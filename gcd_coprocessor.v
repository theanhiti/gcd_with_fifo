==> flow/design.v <==
module fifo #(parameter WIDTH = 8, parameter LOGDEPTH = 3) (
    input clk,
    input reset,
    input enq_val, deq_rdy, 
    input [WIDTH-1:0] enq_data,
    output enq_rdy, deq_val,
    output reg [WIDTH-1:0] deq_data
);
localparam DEPTH = (1 << LOGDEPTH);
reg [WIDTH-1:0] buffer [DEPTH-1:0];
reg [LOGDEPTH-1:0] rptr, wptr;
wire enq_fire;
wire deq_fire;
always@(posedge clk) begin 
    if (reset) begin
        wptr        <= 0; 
        rptr        <= 0;
        deq_data    <= 0; 
    end
end  
always@(posedge clk) begin 
    if(enq_val & !enq_rdy) begin 
        buffer[wptr] <= enq_data; 
        wptr <= wptr + 1;
    end 
end 
always@(posedge clk) begin 
    if (!deq_val & deq_rdy) begin 
        deq_data <= buffer[rptr];
        rptr <= rptr + 1; 
    end 
end 
assign enq_rdy = ((wptr + 1'b1) == rptr);
assign deq_val = (wptr == rptr);
assign enq_fire = enq_val & !enq_rdy;
assign deq_fire = !deq_val & deq_rdy;
endmodule
module gcd_control
( 
	input clk, reset, operands_val, result_rdy,
	input B_zero, A_lt_B,
	output reg result_val, operands_rdy,
	output reg [1:0] A_mux_sel,
	output reg B_mux_sel, A_en, B_en
);
parameter CALC = 2'b00;
parameter IDLE = 2'b10;
parameter DONE = 2'b11;
reg [1:0] state;
reg [1:0] nextstate;
always @* begin
	nextstate = state; 
	A_en = 0;
	B_en = 0;
	result_val = 0;
	operands_rdy = 0;
	B_mux_sel = 0;
	A_mux_sel = 0;
	case (state)
		IDLE : begin
			operands_rdy = 1;
			if(operands_val == 1'b1) begin
				nextstate = CALC;
				A_en = 1;
				B_en = 1;
			end else begin
				nextstate = IDLE;
			end
		end
		CALC : begin
			if(A_lt_B == 1'b1) begin
				B_mux_sel = 1;
				A_mux_sel = 1;
				A_en = 1;
				B_en = 1;
				nextstate = CALC;
			end else if (B_zero == 1'b0) begin
				A_mux_sel = 2;
				A_en = 1;
				nextstate = CALC;
			end else begin
				nextstate = DONE;
			end
		end
		DONE : begin
      		result_val = 1;
			if (result_rdy == 1'b1) begin
				nextstate = IDLE;
			end else begin
				nextstate = DONE;
			end
		end
	endcase
end
always @(posedge clk) begin
	if(reset)
		state <= IDLE;
	else
		state <= nextstate;
end
endmodule
module gcd_coprocessor #( parameter W = 32 ) (
  input clk,
  input reset,
  input [W-1:0] operands_bits_A,
  input [W-1:0] operands_bits_B,
  input operands_val, result_rdy,
  output operands_rdy, result_val,
  output [W-1:0] result_bits
);
  wire enq_rdy_A, enq_rdy_B, enq_rdy_o, deq_val_A, deq_val_B, deq_val_o; 
  wire B_mux_sel, A_en, B_en, B_zero, A_lt_B; 
  wire [1:0] A_mux_sel; 
  wire [W-1:0] result_bits_data_in; 
  wire [W-1:0] operands_bits_A_in;
  wire [W-1:0] operands_bits_B_in; 
  wire result_val_o; 
  wire operands_rdy_o;  
  gcd_control control_module(
    .operands_val(operands_val), 
    .result_rdy(result_rdy), 
    .operands_rdy(operands_rdy_o),
    .result_val(result_val_o), 
    .clk(clk), 
    .reset(reset), 
    .B_zero(B_zero), 
    .A_lt_B(A_lt_B),
    .A_mux_sel(A_mux_sel[1:0]), 
    .A_en(A_en), 
    .B_en(B_en),
    .B_mux_sel(B_mux_sel)
  );
  gcd_datapath #(W) datapath_module(
    .operands_bits_A(operands_bits_A_in),  
    .operands_bits_B(operands_bits_B_in),  
    .result_bits_data(result_bits_data_in),  
    .clk(clk), 
    .reset(reset),
    .A_mux_sel(A_mux_sel[1:0]), 
    .A_en(A_en), 
    .B_en(B_en),
    .B_mux_sel(B_mux_sel),
    .B_zero(B_zero),
    .A_lt_B(A_lt_B)
  );
  fifo #(W, $clog2(W)) fifoA_module (
    .clk(clk), 
    .reset(reset),
    .enq_val(operands_val),  
    .deq_rdy(operands_rdy_o),  
    .enq_data(operands_bits_A),  
    .enq_rdy(enq_rdy_A),  
    .deq_val(deq_val_A),  
    .deq_data(operands_bits_A_in)  
  );
  fifo #(W, $clog2(W)) fifoB_module (
    .clk(clk), 
    .reset(reset), 
    .enq_val(operands_val),  
    .deq_rdy(operands_rdy_o),  
    .enq_data(operands_bits_B),  
    .enq_rdy(enq_rdy_B),  
    .deq_val(deq_val_B),  
    .deq_data(operands_bits_B_in)  
  );
  fifo #(W, $clog2(W)) fifo_result (
    .clk(clk), 
    .reset(reset), 
    .enq_val(result_val_o),   
    .deq_rdy(result_rdy),  
    .enq_data(result_bits_data_in),  
    .enq_rdy(enq_rdy_o),   
    .deq_val(deq_val_o),  
    .deq_data(result_bits)  
  );
  assign operands_rdy  = operands_rdy_o; 
  assign result_val = result_val_o; 
endmodule
module gcd_datapath #( parameter W = 16 )
( 
	input [W-1:0] operands_bits_A,
	input [W-1:0] operands_bits_B,
	output [W-1:0] result_bits_data,
	input clk, reset,
	input B_mux_sel, A_en, B_en,
	input [1:0] A_mux_sel,
	output B_zero,
	output A_lt_B
);
reg [W-1:0] A_reg;
reg [W-1:0] B_reg;
wire [W-1:0] A_next;
wire [W-1:0] B_next;
wire [W-1:0] sub_out;
assign A_next
	= A_mux_sel == 0 ? operands_bits_A
	: A_mux_sel == 1 ? B_reg
	: A_mux_sel == 2 ? sub_out
	: {W{1'bx}};
assign B_next
	= B_mux_sel == 0 ? operands_bits_B
	: B_mux_sel == 1 ? A_reg
	: {W{1'bx}};
assign sub_out = A_reg - B_reg;
assign B_zero = (B_reg == 0) ? 1'b1 : 1'b0;
assign A_lt_B = (A_reg < B_reg) ? 1'b1 : 1'b0;
assign result_bits_data = A_reg;
always @ (posedge clk or posedge reset) begin
	if(reset) begin
		A_reg <= 0;
		B_reg <= 0;
	end else begin
		if (A_en) A_reg <= A_next;
		if (B_en) B_reg <= B_next;
	end
end
endmodule
Step by step through the tools: gcd_coprocessor
What the tools print for gcd_coprocessor, step after step.
Lines are those of the file above, counted from 1.
Library cell names are shortened.
{"block": "inputs", "top_module": "gcd_coprocessor", "clock": "clk", "library": "sky130hd", "lib_corner": "tt_025C_1v80"}

After elaboration
Source: Yosys, flattened and elaborated, memories not mapped. Widths are those after wreduce. Registers that Yosys merges into a memory's read port (data or address) are not register bits. Print and check cells do not count. Equal cells are merged and count once.
{"block": "word_totals", "reg_bits": 66, "output_inout_bits": 34, "wordCells": 36}
{"block": "op_classes", "n_cmp": 1, "n_mux": 23, "n_addsub": 1, "n_eq": 4, "reduce_and_logical": 4}
{"block": "ops", "operator": "32-bit two-way mux", "count": 4}
{"block": "ops", "operator": "32-bit subtractor", "count": 1}
{"block": "ops", "operator": "32-bit less-than comparator", "count": 1}
{"block": "ops", "operator": "32-bit logical NOT", "count": 1}
{"block": "ops", "operator": "2-bit two-way mux", "count": 6}
{"block": "ops", "operator": "1-bit two-way mux", "count": 10}
{"block": "ops", "operator": "2-bit equality test with constant B", "count": 3}
{"block": "ops", "operator": "2-bit case mux with 3-bit select", "count": 1}
{"block": "ops", "operator": "2-bit logical NOT", "count": 2}
{"block": "ops", "operator": "1-bit case mux with 2-bit select", "count": 2}
{"block": "ops", "operator": "3-bit nonzero test", "count": 1}
{"block": "ops", "operator": "2-bit by 1-bit equality test with 1-bit output with constant B", "count": 1}

Logic depth
Yosys ltp: most cells in a row. Word level: on the elaborated netlist, between registers, memories and ports. Mapped: between sequential cells and ports; inverters and the memories' decode and read muxes count.
{"block": "depth", "ltp_word": 9, "ABC_AREA": 0, "mapped_depth": 15, "depth_no_buf": 13}

After synthesis
Yosys stat after the flow's synthesis: flattened, memories mapped to cells. It holds for the ABC_AREA given above (unset counts as 0); a run with the other value may have another netlist.
{"block": "by_type", "cell_type": "dfrtp_1", "count": 64, "type_area_um2": 1.6E+03}
{"block": "by_type", "cell_type": "ha_1", "count": 32, "type_area_um2": 400.384}
{"block": "by_type", "cell_type": "nand2_1", "count": 79, "type_area_um2": 296.534}
{"block": "by_type", "cell_type": "buf_4", "count": 32, "type_area_um2": 240.23}
{"block": "by_type", "cell_type": "o21ai_0", "count": 46, "type_area_um2": 230.221}
{"block": "by_type", "cell_type": "a21oi_1", "count": 45, "type_area_um2": 225.216}
{"block": "by_type", "cell_type": "inv_1", "count": 48, "type_area_um2": 180.173}
{"block": "by_type", "cell_type": "a21o_1", "count": 23, "type_area_um2": 172.666}
{"block": "by_type", "cell_type": "nand3_1", "count": 34, "type_area_um2": 170.163}
{"block": "by_type", "cell_type": "o21ai_1", "count": 23, "type_area_um2": 115.11}
{"block": "by_type", "cell_type": "xnor2_1", "count": 13, "type_area_um2": 113.859}
{"block": "by_type", "cell_type": "o22ai_1", "count": 17, "type_area_um2": 106.352}
{"block": "by_type", "cell_type": "xor2_1", "count": 12, "type_area_um2": 105.101}
{"block": "by_type", "cell_type": "nor2_1", "count": 24, "type_area_um2": 90.086}
{"block": "by_type", "cell_type": "buf_6", "count": 7, "type_area_um2": 78.826}
{"block": "by_type", "cell_type": "clkbuf_1", "count": 16, "type_area_um2": 60.058}
{"block": "by_type", "cell_type": "dfxtp_1", "count": 3, "type_area_um2": 60.058}
{"block": "by_type", "cell_type": "a31oi_1", "count": 9, "type_area_um2": 56.304}
Other cell types: 39; their cells: 89.
{"block": "synth_totals", "ff_cells": 67, "mapped_area_um2": 5001.0, "cells": 616, "n_buf": 62}
By module: a second synthesis without flattening, with its own total; a netlist apart from the flattened one above.
{"block": "unflattened", "hier_cells": 727, "area_unflattened_um2": 5947.0}
Each row is one instance without its submodules.
{"block": "modules", "mod": "gcd_datapath (W=32)", "n_inst": 1, "n_cells": 601, "mod_area_um2": 5004.8}
{"block": "modules", "mod": "fifo", "n_inst": 3, "n_cells": 36, "mod_area_um2": 262.8}
{"block": "modules", "mod": "gcd_control", "n_inst": 1, "n_cells": 18, "mod_area_um2": 153.9}
{"block": "modules", "mod": "gcd_coprocessor", "n_inst": 1, "n_cells": 0, "mod_area_um2": 0.0}

Timing after synthesis
Source: OpenSTA report_checks on the synthesized netlist (no wires, ideal clock, input and output delay 20% of the period each), path of least setup slack; recovery checks are left aside. Register names are those of the netlist, which keeps one name where synthesis merged equal registers.
{"block": "synth_timing", "kind": "register to register", "startpoint": "register datapath_module.A_reg[0]", "endpoint": "register datapath_module.A_reg[17]", "path_delay_ns": 3.162, "t_required_ns": 7.288, "stages": 14, "tclk_ns": 7.41, "n_path_buf": 2, "setup_time_ns": 0.122, "setup_slack_ns": 4.248, "arrival_ns": 3.040, "synth_period_reached_ns": 3.162}
"path_delay_ns" = arrival - input delay + setup time.
"stages": output pins that drive a net of the path, with the launching flip-flop's if there is one; two outputs of one cell count as two.
"synth_period_reached_ns" is the clock period less the worst setup slack; recovery checks do not enter. This is arithmetic on one report: input and output delays are still those of the set period (20% each).
The rows between start and end are the longest chain of elaborated cells between them; the timing report does not say that the signal goes this way. Where chains are equally long, one stands for them.
A line is the first line of the expression or statement that the cell stems from. Yosys adds cells for indexed reads and writes and turns some case tables into memories.
{"block": "synth_between", "path_cell_list": "dfrtp_1 inv_1 ha_1 inv_1 fa_1 a21o_1 a211o_1 a21o_1 a31oi_1 o21ai_2 a2111o_1 buf_6 buf_6 a32o_1", "elab_chain_cells": 8}
{"block": "synth_rtl", "element": "from (decl)", "line": 190, "source": "reg [W-1:0] A_reg;"}
{"block": "synth_rtl", "element": "from (assign)", "line": 210, "source": "A_reg <= 0;"}
{"block": "synth_rtl", "element": "from (assign)", "line": 213, "source": "if (A_en) A_reg <= A_next;"}
{"block": "synth_rtl", "element": "32-bit less-than comparator", "line": 206, "source": "assign A_lt_B = (A_reg < B_reg) ? 1'b1 : 1'b0;"}
{"block": "synth_rtl", "element": "1-bit two-way mux", "line": 206}
{"block": "synth_rtl", "element": "2-bit two-way mux", "line": 71, "source": "if(A_lt_B == 1'b1) begin"}
{"block": "synth_rtl", "element": "2-bit two-way mux", "line": 59, "source": "case (state)"}
{"block": "synth_rtl", "element": "2-bit equality test", "line": 198, "source": ": A_mux_sel == 2 ? sub_out"}
{"block": "synth_rtl", "element": "32-bit two-way mux", "line": 198}
{"block": "synth_rtl", "element": "32-bit two-way mux", "line": 197, "source": ": A_mux_sel == 1 ? B_reg"}
{"block": "synth_rtl", "element": "32-bit two-way mux", "line": 196, "source": "= A_mux_sel == 0 ? operands_bits_A"}
{"block": "synth_rtl", "element": "to (assign)", "line": 210}
{"block": "synth_rtl", "element": "to (assign)", "line": 213}
{"block": "synth_rtl", "element": "to (decl)", "line": 190}

Worst path after layout
From the final timing report of flow run 2: the path of least setup slack in the routed layout; clock arrival at registers is part of the times.
{"block": "layout_timing", "kind": "register to register", "startpoint": "register datapath_module.A_reg[0]", "endpoint": "register datapath_module.A_reg[29]", "t_required_ns": 6.14, "n_path_buf": 1, "arrival_ns": 4.70, "setup_slack_ns": 1.44, "stages": 14, "setup_time_ns": 0.08, "tclk_ns": 5.88}
The rows between start and end are the longest chain of elaborated cells between them; the timing report does not say that the signal goes this way. Where chains are equally long, one stands for them.
{"block": "layout_between", "path_cell_list": "dfrtp_1 inv_1 ha_1 inv_1 fa_1 a21o_1 a211o_1 a21o_1 a31oi_1 o21ai_2 a311oi_4 buf_4 o22ai_1 o21ai_1", "elab_chain_cells": 8}
{"block": "layout_rtl", "element": "from (decl)", "line": 190, "source": "reg [W-1:0] A_reg;"}
{"block": "layout_rtl", "element": "from (assign)", "line": 210, "source": "A_reg <= 0;"}
{"block": "layout_rtl", "element": "from (assign)", "line": 213, "source": "if (A_en) A_reg <= A_next;"}
{"block": "layout_rtl", "element": "32-bit less-than comparator", "line": 206, "source": "assign A_lt_B = (A_reg < B_reg) ? 1'b1 : 1'b0;"}
{"block": "layout_rtl", "element": "1-bit two-way mux", "line": 206}
{"block": "layout_rtl", "element": "2-bit two-way mux", "line": 71, "source": "if(A_lt_B == 1'b1) begin"}
{"block": "layout_rtl", "element": "2-bit two-way mux", "line": 59, "source": "case (state)"}
{"block": "layout_rtl", "element": "2-bit equality test", "line": 198, "source": ": A_mux_sel == 2 ? sub_out"}
{"block": "layout_rtl", "element": "32-bit two-way mux", "line": 198}
{"block": "layout_rtl", "element": "32-bit two-way mux", "line": 197, "source": ": A_mux_sel == 1 ? B_reg"}
{"block": "layout_rtl", "element": "32-bit two-way mux", "line": 196, "source": "= A_mux_sel == 0 ? operands_bits_A"}
{"block": "layout_rtl", "element": "to (assign)", "line": 210}
{"block": "layout_rtl", "element": "to (assign)", "line": 213}
{"block": "layout_rtl", "element": "to (decl)", "line": 190}

Module gcd_coprocessor, platform sky130hd: 2 stored runs of the flow (Yosys, OpenROAD) with differing settings, in no particular order. Input and output delays are each 20% of the period that was set; the output load is 0.01 pF.
"period_reached_ns" = clock period - worst setup slack. The figure is calculated, with input and output delays left at 20% of the set period.
"worst_path_ns" means the part of the period allowed to the worst setup path (the constraints hold back 20% at inputs and 20% at outputs) less its slack; where the path has registers, the arrival times of their clocks count too.

{"run": "flow run 1", "settings": { "period_ns": 2.1, "CORE_UTILIZATION": 50, "PLACE_DENSITY_LB_ADDON": 0.18, "CORE_MARGIN": 6, "CELL_PAD_IN_SITES_GLOBAL_PLACEMENT": 0, "CELL_PAD_IN_SITES_DETAIL_PLACEMENT": 2, "TNS_END_PERCENT": 30, "ABC_AREA": 1, "CTS_CLUSTER_SIZE": 21, "SLEW_MARGIN": 25, "CAP_MARGIN": 20 }, "outcome": "not finished: placement ended with error DPL-0033"}
{"run": "flow run 2", "settings": { "period_ns": 5.88, "CORE_UTILIZATION": 42, "SETUP_SLACK_MARGIN": 0.47, "PLACE_DENSITY_LB_ADDON": 0.3, "CORE_MARGIN": 2, "CELL_PAD_IN_SITES_DETAIL_PLACEMENT": 1, "TNS_END_PERCENT": 70, "GPL_ROUTABILITY_DRIVEN": 1, "CTS_CLUSTER_DIAMETER": 253, "MIN_ROUTING_LAYER": "met2", "CAP_MARGIN": 20, "SLEW_MARGIN": 20 }, "results": { "period_reached_ns": 4.443, "fin_util_frac": 0.464, "worst_path_ns": 4.44, "timing.worst_path_kind": "register to register", "post_synth_area_um2": 5001.0, "worst_setup_slack_ns": 1.437, "total_die_area_um2": 12796.1, "timing.setup.tns_ns": 0.000, "holdWs_ns": 0.517 }}
